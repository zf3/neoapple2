==> flow/design.v <==
module audio_pwm (
    input wire clk,      
    input wire [7:0] audio,     
    output reg aud_pwm,
    output wire aud_sd
);
reg [7:0] counter = 0;
reg [7:0] audio_latched = 0;
assign aud_sd = 1;
always @(posedge clk) begin
    if (counter == 0)
        audio_latched <= audio;
    if (counter < 1 || (counter < audio_latched && counter < 255) )
        aud_pwm <= 1;
    else
        aud_pwm <= 0;
    counter <= counter + 1;
end
endmodule
**Tool chain data of audio_pwm**

The steps from the RTL of audio_pwm to its reports follow in flow order.
Line numbers count from 1 in the design file above.
The mark -- stands for no value.

- Top: audio_pwm
- Clock input: clk
- Cell library: sky130hd
- Library corner: tt_025C_1v80

**Word level**

Yosys after proc, flatten, opt, wreduce and memory -nomap, before mapping. Enables and synchronous resets that opt folds into registers are not counted as muxes. Memory bits, and registers merged into a memory's read port (data or address), are not among the register bits. Print and check cells are not counted. Equal cells are merged and count once.

- Bits in registers: 17
- Bits of input ports: 9
- Cells after elaboration: 11

- Add/sub/neg operators: 1
- $lt $le $gt $ge: 3
- Multiplexer cells: 1
- Reductions and logical operators: 3

Operators by type and width:

| cell | count |
|---|---|
| 8-bit by 1-bit adder with 8-bit output (second input constant) | 1 |
| 8-bit by 1-bit less-than comparator with 1-bit output (second input constant) | 1 |
| 8-bit less-than comparator | 1 |
| 8-bit less-than comparator (second input constant) | 1 |
| 8-bit logical NOT | 1 |
| 1-bit logical AND | 1 |
| 1-bit logical OR | 1 |
| 1-bit 2-to-1 mux | 1 |

**Logic depth**

Depth = most cells in a row (Yosys ltp): at word level without a register or memory, in the mapped netlist without a sequential cell, where the memories' decode and read muxes count.

- Word-level depth: 4
- ABC_AREA: 1
- Gate-level depth with buffers: 9
- Mapped depth without buffers: 9

**Synthesis result**

Yosys stat after the flow's synthesis: flattened, memories mapped to cells. It holds for the ABC_AREA given above (unset counts as 0); a run with the other value may have another netlist.

Cell types:

| cell type | count | area in all (um2) |
|---|---|---|
| sky130_fd_sc_hd__edfxtp_1 | 8 | 240.23 |
| sky130_fd_sc_hd__dfxtp_1 | 9 | 180.173 |
| sky130_fd_sc_hd__ha_1 | 9 | 112.608 |
| sky130_fd_sc_hd__nand2_1 | 18 | 67.565 |
| sky130_fd_sc_hd__inv_1 | 16 | 60.058 |
| sky130_fd_sc_hd__xor2_1 | 6 | 52.55 |
| sky130_fd_sc_hd__nor2_1 | 6 | 22.522 |
| sky130_fd_sc_hd__nand3_1 | 3 | 15.014 |
| sky130_fd_sc_hd__nor2_2 | 2 | 12.512 |
| sky130_fd_sc_hd__a21oi_1 | 2 | 10.01 |
| sky130_fd_sc_hd__nand3_2 | 1 | 10.01 |
| sky130_fd_sc_hd__buf_4 | 1 | 7.507 |
| sky130_fd_sc_hd__nand2_2 | 1 | 6.256 |
| sky130_fd_sc_hd__nor3_1 | 1 | 5.005 |
| sky130_fd_sc_hd__conb_1 | 1 | 3.754 |

- Cell count: 84
- Synthesis area: 0.0008058 mm2
- Sequential part of the area: 0.0004204 mm2
- Mapped flip-flops: 17
- Buffer cells: 1

**Worst setup path after synthesis**

Source: OpenSTA report_checks on the synthesized netlist (no wires, ideal clock, input and output delay 20% of the period each), path of least setup slack; recovery checks are left aside. Register names are those of the netlist, which keeps one name where synthesis merged equal registers.

- Path kind: reg-to-reg
- Start: register counter[0]
- End: register audio_latched[0]
- Period: 1.78 ns
- Setup time: 0.374 ns
- Arrival: 0.984 ns
- Path slack: 0.422 ns
- Path delay: 1.358 ns
- Driving pins on the path: 5
- Buffers on the path: 0
- Period reached after synthesis: 1.358 ns

"path delay" is the arrival time less input delay plus setup time.
"driving pins on the path": output pins that drive a net of the path, with the launching flip-flop's if there is one; two outputs of one cell count as two.
"period reached after synthesis" = period - worst setup slack (recovery checks aside). The figure is calculated, with input and output delays left at 20% of the set period.
The rows between start and end are the longest chain of elaborated cells between them; the timing report does not say that the signal goes this way. Where chains are equally long, one stands for them.
Each line given opens the expression or statement behind the cell; cells for indexed reads and writes are added by Yosys, which also makes memories of some case tables.

- Cell sequence: sky130_fd_sc_hd__dfxtp_1 > sky130_fd_sc_hd__inv_1 > sky130_fd_sc_hd__ha_1 > sky130_fd_sc_hd__nand2_1 > sky130_fd_sc_hd__nor2_1
- Cells in the longest elaborated chain: 1
- Elaborated cells between the ends (all ways): 1

RTL lines, path post-synthesis:

| element | RTL line | RTL |
|---|---|---|
| start: declaration | 7 | `reg [7:0] counter = 0;` |
| start: assignment | 17 | `counter <= counter + 1;` |
| 8-bit logical NOT | 11 | `if (counter == 0)` |
| end: assignment | 12 | `audio_latched <= audio;` |
| end: declaration | 8 | `reg [7:0] audio_latched = 0;` |

**Worst path after layout**

Path of least setup slack in the final report of entry A (OpenROAD, finished layout, wires in). Where an end is a register, its clock arrival counts in the times.

- Path kind: reg-to-output
- Start: register aud_pwm
- End: output aud_pwm
- Period: 1.76 ns
- Output delay: 0.35 ns
- Arrival: 0.85 ns
- Path slack: 0.55 ns
- Driving pins on the path: 2
- Buffers on the path: 1

- Cell sequence: sky130_fd_sc_hd__dfxtp_1 > sky130_fd_sc_hd__clkdlybuf4s15_1
- Cells in the longest elaborated chain: 0
- Elaborated cells between the ends (all ways): 0

RTL lines, path post-layout:

| element | RTL line | RTL |
|---|---|---|
| start: declaration | 4 | `output reg aud_pwm,` |
| start: assignment | 14 | `aud_pwm <= 1;` |
| start: assignment | 16 | `aud_pwm <= 0;` |
| end: declaration | 4 |  |

Subject: flow runs of audio_pwm

Hi,

Measured data: module audio_pwm, platform sky130hd, 2 stored runs of the flow under differing settings, order arbitrary. Input and output delays are each 20% of the period that was set; the output load is 0.01 pF.
"clock period reached": clock period set for the run, less the worst setup slack. It is reckoned from that one timing run; input and output delays stay at 20% of the period that was set.
"time on the worst setup path" is the time allowed to the run's worst setup path (the clock period less input and output delay, where it has them) less its slack. Clock arrival times count: a late capture clock shortens it, a late launch clock lengthens it.
"overall power" rests on the timing tool's default activity at the inputs, not on a simulated workload.

### Entry A

Settings: `period_ns=1.76`, `CORE_UTILIZATION=51`, `SETUP_SLACK_MARGIN=0.52`, `PLACE_DENSITY_LB_ADDON=0.2`, `CORE_MARGIN=5`, `CELL_PAD_IN_SITES_GLOBAL_PLACEMENT=0`, `TNS_END_PERCENT=65`, `ABC_AREA=1`, `CAP_MARGIN=15`, `MIN_ROUTING_LAYER=met2`, `SLEW_MARGIN=20`

- Area of the standard cells in the finished layout: 0.000991 mm2
- Time on the worst setup path: 0.85 ns
- Kind of the worst setup path: reg-to-output
- Total negative setup slack: 0.000 ns
- Clock period reached: 1.207 ns
- Area of the die: 0.0024751 mm2
- Smallest setup slack: 0.553 ns
- Yosys chip area after synthesis: 0.0008058 mm2
- Lowest hold slack: 0.466 ns
- Overall power: 0.6472 mW
- Utilization in the final report: 0.658

### Entry B

Settings: `period_ns=2.45`, `CORE_UTILIZATION=22`, `SETUP_SLACK_MARGIN=0.34`, `PLACE_DENSITY=0.63`, `CELL_PAD_IN_SITES_GLOBAL_PLACEMENT=2`, `CELL_PAD_IN_SITES_DETAIL_PLACEMENT=2`, `ABC_AREA=1`, `SLEW_MARGIN=20`, `CAP_MARGIN=20`, `CORE_MARGIN=2`

- Area of the standard cells in the finished layout: 0.0009734 mm2
- Time on the worst setup path: 1.13 ns
- Kind of the worst setup path: reg-to-output
- Total negative setup slack: 0.000 ns
- Clock period reached: 1.623 ns
- Area of the die: 0.0041628 mm2
- Smallest setup slack: 0.827 ns
- Yosys chip area after synthesis: 0.0008058 mm2
- Lowest hold slack: 0.472 ns
- Overall power: 0.4608 mW
- Utilization in the final report: 0.285

Regards
